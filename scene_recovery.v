==> flow/design.v <==
`timescale 1ns / 1ps
module scene_recovery( clock, Ar, R, t, Jr, Jr_temp );
input clock;
input [7:0] Ar, R, t;
output [7:0] Jr;
reg Jr_flag;
output reg [15:0] Jr_temp;
reg [7:0] Ar_temp;
reg [7:0] Jr;
always @(posedge clock)
begin
Ar_temp = Ar;
end
always @(Ar or R)  
begin
    if(R > Ar)
    Jr_flag = 1'b1;
    else Jr_flag = 1'b0;
end
always @(Ar or R)
begin
    if(R > Ar)
    Jr_temp = ((R-Ar)<<8)/t;
    else Jr_temp = ((Ar-R)<<8)/t;
end
always @(Jr_temp, Ar_temp)
begin
if(Jr_flag == 0)
    begin
    if(Ar_temp > Jr_temp)
        Jr = 8'b0;
    else Jr = Jr_temp - Ar_temp;
    end
else if(Jr_flag == 1)
    Jr = Jr_temp + Ar_temp;
end
endmodule
Step by step through the tools: scene_recovery. What the tools print for scene_recovery, step after step. Lines are those of the file above, counted from 1. Library cell names are shortened. Not given: -

Design top: scene_recovery. Clock input: clock. Library: sky130hd. Timing corner: tt_025C_1v80.

Elaborated design. Source: Yosys, flattened and elaborated, memories not mapped. Widths are those after wreduce; folded enables and synchronous resets count as part of the registers. Registers that Yosys merges into a memory's read port (data or address) are not register bits. Print and check cells do not count. Equal cells are merged and count once.

The entry for magnitude comparators reads 2. Under equality and inequality tests stands 0. Under shift-type cells stands 0. Under mux-type cells stands 4. The entry for add/sub/neg operators reads 4. For bitwise logic cells the number is 0. The figure for reductions and logical operators is 0. Under div/mod/pow operators stands 2. Under multipliers stands 0.

Operator list (count): 16-bit by 8-bit divider with 16-bit output (2); 8-bit subtractor (3); 8-bit by 16-bit greater-than comparator with 1-bit output (1); 16-bit 2-to-1 mux (1); 8-bit 2-to-1 mux (2); 8-bit adder (1); 8-bit greater-than comparator (1); 1-bit 2-to-1 mux (1).

The entry for bits of input ports reads 25. The figure for clocked read ports x word width is 0. The figure for memory cells is 0. The figure for bits in writable memories is 0. The entry for flip-flop bits (word level) reads 8. The figure for ROM bits is 0. The entry for bits in latches reads 0. Under output and inout port bits stands 24. The figure for elaborated cells is 13.

Longest topological paths. Yosys ltp: most cells in a row. Word level: on the elaborated netlist, between registers, memories and ports. Mapped: between sequential cells and ports; inverters and the memories' decode and read muxes count.

Word-level depth: 6. The figure for ABC_AREA is 0. The entry for gate-level depth with buffers reads 191.

After synthesis. Yosys stat after the flow's synthesis: flattened, memories mapped to cells. It holds for the ABC_AREA given above (unset counts as 0); a run with the other value may have another netlist.

Cell types (count): ha_1 (131); a21oi_1 (85); nor2_1 (104); nand2_1 (84); o21a_1 (39); inv_1 (75); mux2_2 (25); mux2i_1 (28); xnor2_1 (30); o21ai_0 (52); a21o_1 (30); nand2b_1 (31); xor2_1 (21); nor3_1 (33); dfxtp_1 (8); o31ai_1 (18); nand3_1 (23); nor2b_1 (17).

Not listed: further types 75, cells in them 223.

The entry for buffer cells reads 24. Mapped flip-flops: 8. For mapped cells the number is 1057. The entry for sequential area reads 0.0001602 mm². The entry for cell area after synthesis reads 0.0075848 mm².

Worst setup path after synthesis. Path of least setup slack by OpenSTA after synthesis, without wires, with an ideal clock, recovery checks aside; 20% of the period is set as input and as output delay. Where synthesis merged equal registers, the netlist keeps one of their names.

Path kind: input to output. Start: in R[0]. End: out Jr[6]. Data required time: 59040 ps. For clock period the number is 73800 ps. Under delay of the path stands 33193 ps. For slack the number is 11087 ps. Under stages stands 179. The entry for data arrival time reads 47953 ps. The figure for external output delay is 14760 ps. The figure for input delay is 14760 ps. Synthesis period reached: 62713 ps.

"delay of the path" is the arrival time less input delay plus setup time. A path that ends at an output port has no setup time. "stages" counts driving pins, that of a launching flip-flop among them; a cell with two outputs on the path counts twice. "synthesis period reached" is the clock period less the worst setup slack; recovery checks do not enter. This is arithmetic on one report: input and output delays are still those of the set period (20% each).

Cell sequence: inv_1 -> ha_1 -> inv_1 -> fa_1 -> nand3_1 -> a211oi_2 -> o21ai_1 -> mux2_4 -> nor4_1 -> nor2_1 -> ha_1 -> o21ai_0 -> nor3_1 -> mux2i_1 -> ha_1 -> or4b_2 -> o2111ai_1 -> o31a_2 -> [143 not listed] -> a211oi_1 -> o2111ai_1 -> ha_1 -> inv_1 -> a21oi_1 -> nor2_1 -> o21ai_0 -> nand2b_1 -> a21oi_1 -> o21bai_1 -> a21o_1 -> a21oi_1 -> or4_1 -> clkbuf_1 -> inv_1 -> o21ai_0 -> a21oi_1 -> a31oi_1.

RTL lines, path post-synthesis: start: declaration (RTL line 4) `input [7:0] Ar, R, t;`; end: declaration (RTL line 5) `output [7:0] Jr;`.

Chain of elaborated cells between the ends: none given. Nets of the timed path that keep an RTL name, with a line that drives or declares them; the list need not be complete.

Named nets, post-synthesis: Jr_temp[15] (RTL line 22) `if(R > Ar)`; Jr_temp[13] (RTL line 22); Jr_temp[12] (RTL line 22); Jr_temp[11] (RTL line 22); Jr_temp[9] (RTL line 22).

Path in the finished layout. Path of least setup slack in the final report of flow run A (OpenROAD, finished layout, wires in). Where an end is a register, its clock arrival counts in the times. The report prints the path's times to 10 ps; the period is as set.

Path kind: input to output. Start: in Ar[0]. End: out Jr[6]. The figure for input delay is 14320 ps. The entry for data arrival time reads 53680 ps. For clock period the number is 71600 ps. Data required time: 57280 ps. For slack the number is 3600 ps. The figure for external output delay is 14320 ps. Under stages stands 169.

The rows between start and end are the longest chain of elaborated cells between them; the timing report does not say that the signal goes this way. Where chains are equally long, one stands for them. Each line given opens the expression or statement behind the cell; cells for indexed reads and writes are added by Yosys, which also makes memories of some case tables.

Cell sequence: clkdlybuf4s50_1 -> ha_1 -> inv_1 -> fa_1 -> nand3_1 -> a211oi_2 -> o21ai_1 -> mux2_4 -> nor4_1 -> nor2_1 -> ha_1 -> o21ai_0 -> nor3_1 -> mux2i_1 -> ha_1 -> or4b_2 -> o2111ai_1 -> o31a_2 -> [133 not listed] -> a211oi_1 -> o2111ai_1 -> ha_1 -> inv_1 -> a21oi_1 -> nor2_1 -> o21ai_0 -> nand2b_1 -> a21oi_1 -> o21bai_1 -> a21o_1 -> a21oi_1 -> or4_1 -> inv_1 -> o21ai_0 -> a21oi_1 -> a31oi_1 -> clkdlybuf4s50_1. Length of the longest elaborated chain: 6.

RTL lines, path post-layout: start: declaration (RTL line 4) `input [7:0] Ar, R, t;`; 8-bit subtractor (RTL line 24) `else Jr_temp = ((Ar-R)<<8)/t;`; 16-bit by 8-bit divider with 16-bit output (RTL line 24); 16-bit 2-to-1 mux (RTL line 22) `if(R > Ar)`; 8-bit subtractor (RTL line 32) `else Jr = Jr_temp - Ar_temp;`; 8-bit 2-to-1 mux (RTL line 30) `if(Ar_temp > Jr_temp)`; 8-bit 2-to-1 mux; end: declaration (RTL line 5) `output [7:0] Jr;`.

FLOW RESULTS
============

Below are 2 stored runs of the flow (Yosys, OpenROAD; platform sky130hd) on scene_recovery, each with its settings and what was measured, unordered. Constraints: input delay and output delay 20% of the set period each, output load 0.01 pF. "critical setup path time" is the time allowed to the run's worst setup path (the clock period less input and output delay, where it has them) less its slack. Clock arrival times count: a late capture clock shortens it, a late launch clock lengthens it. "critical setup path time" is known to 10 ps.

Files of flow run A:
==> flow/run.sh <==
#!/bin/bash
# the make line also repeats the synthesis and layout settings of config.mk as NAME=value (left out here)
make -C /OpenROAD-flow-scripts/flow DESIGN_CONFIG=/design/flow/config.mk WORK_HOME=/design/flow/orfs CLKGATE_MAP_FILE= finish
==> flow/config.mk <==
export PLATFORM = sky130hd
export DESIGN_NAME = scene_recovery
export DESIGN_NICKNAME = scene_recovery
export VERILOG_FILES = /design/flow/design.v
export SDC_FILE = /design/flow/constraint.sdc
export NUM_CORES = 4
export LEC_CHECK = 0
export ABC_AREA = 0
export CAP_MARGIN = 30
export CORE_ASPECT_RATIO = 1.3
export CORE_MARGIN = 8
export CORE_UTILIZATION = 48
export GPL_ROUTABILITY_DRIVEN = 0
export GPL_TIMING_DRIVEN = 1
export PLACE_DENSITY_LB_ADDON = 0.06
export SLEW_MARGIN = 20
export TNS_END_PERCENT = 70
==> flow/constraint.sdc <==
create_clock -name core_clock -period 71.6 [get_ports {clock}]
set_input_delay 14.3200 -clock core_clock [delete_from_list [all_inputs] [get_ports {clock}]]
set_output_delay 14.3200 -clock core_clock [all_outputs]
set_load 0.01 [all_outputs]

Results of flow run A. For the critical setup path time the run shows 39360 ps. Critical path kind: input to output. The sum of negative setup slack comes to 0 ps. For the std-cell area (final layout) the run shows 0.0083543 mm². The netlist area reported by Yosys comes to 0.0075848 mm². For the lowest setup slack the run shows 3596 ps. For the full die area the run shows 0.0201148 mm².

Files of flow run B:
==> flow/run.sh <==
#!/bin/bash
# the make line also repeats the synthesis and layout settings of config.mk as NAME=value (left out here)
make -C /OpenROAD-flow-scripts/flow DESIGN_CONFIG=/design/flow/config.mk WORK_HOME=/design/flow/orfs CLKGATE_MAP_FILE= finish
==> flow/config.mk <==
export PLATFORM = sky130hd
export DESIGN_NAME = scene_recovery
export DESIGN_NICKNAME = scene_recovery
export VERILOG_FILES = /design/flow/design.v
export SDC_FILE = /design/flow/constraint.sdc
export NUM_CORES = 4
export LEC_CHECK = 0
export ABC_AREA = 0
export CAP_MARGIN = 20
export CELL_PAD_IN_SITES_DETAIL_PLACEMENT = 2
export CORE_MARGIN = 2
export CORE_UTILIZATION = 22
export CTS_CLUSTER_SIZE = 65
export GPL_ROUTABILITY_DRIVEN = 0
export HOLD_SLACK_MARGIN = 0.19
export PLACE_DENSITY_LB_ADDON = 0.25
export SLEW_MARGIN = 20
==> flow/constraint.sdc <==
create_clock -name core_clock -period 49.0 [get_ports {clock}]
set_input_delay 9.8000 -clock core_clock [delete_from_list [all_inputs] [get_ports {clock}]]
set_output_delay 9.8000 -clock core_clock [all_outputs]
set_load 0.01 [all_outputs]

Results of flow run B. For the critical setup path time the run shows 34150 ps. Critical path kind: input to output. The sum of negative setup slack comes to -40893 ps. For the std-cell area (final layout) the run shows 0.0148017 mm². The netlist area reported by Yosys comes to 0.0075848 mm². For the lowest setup slack the run shows -4750 ps. For the full die area the run shows 0.0359766 mm².
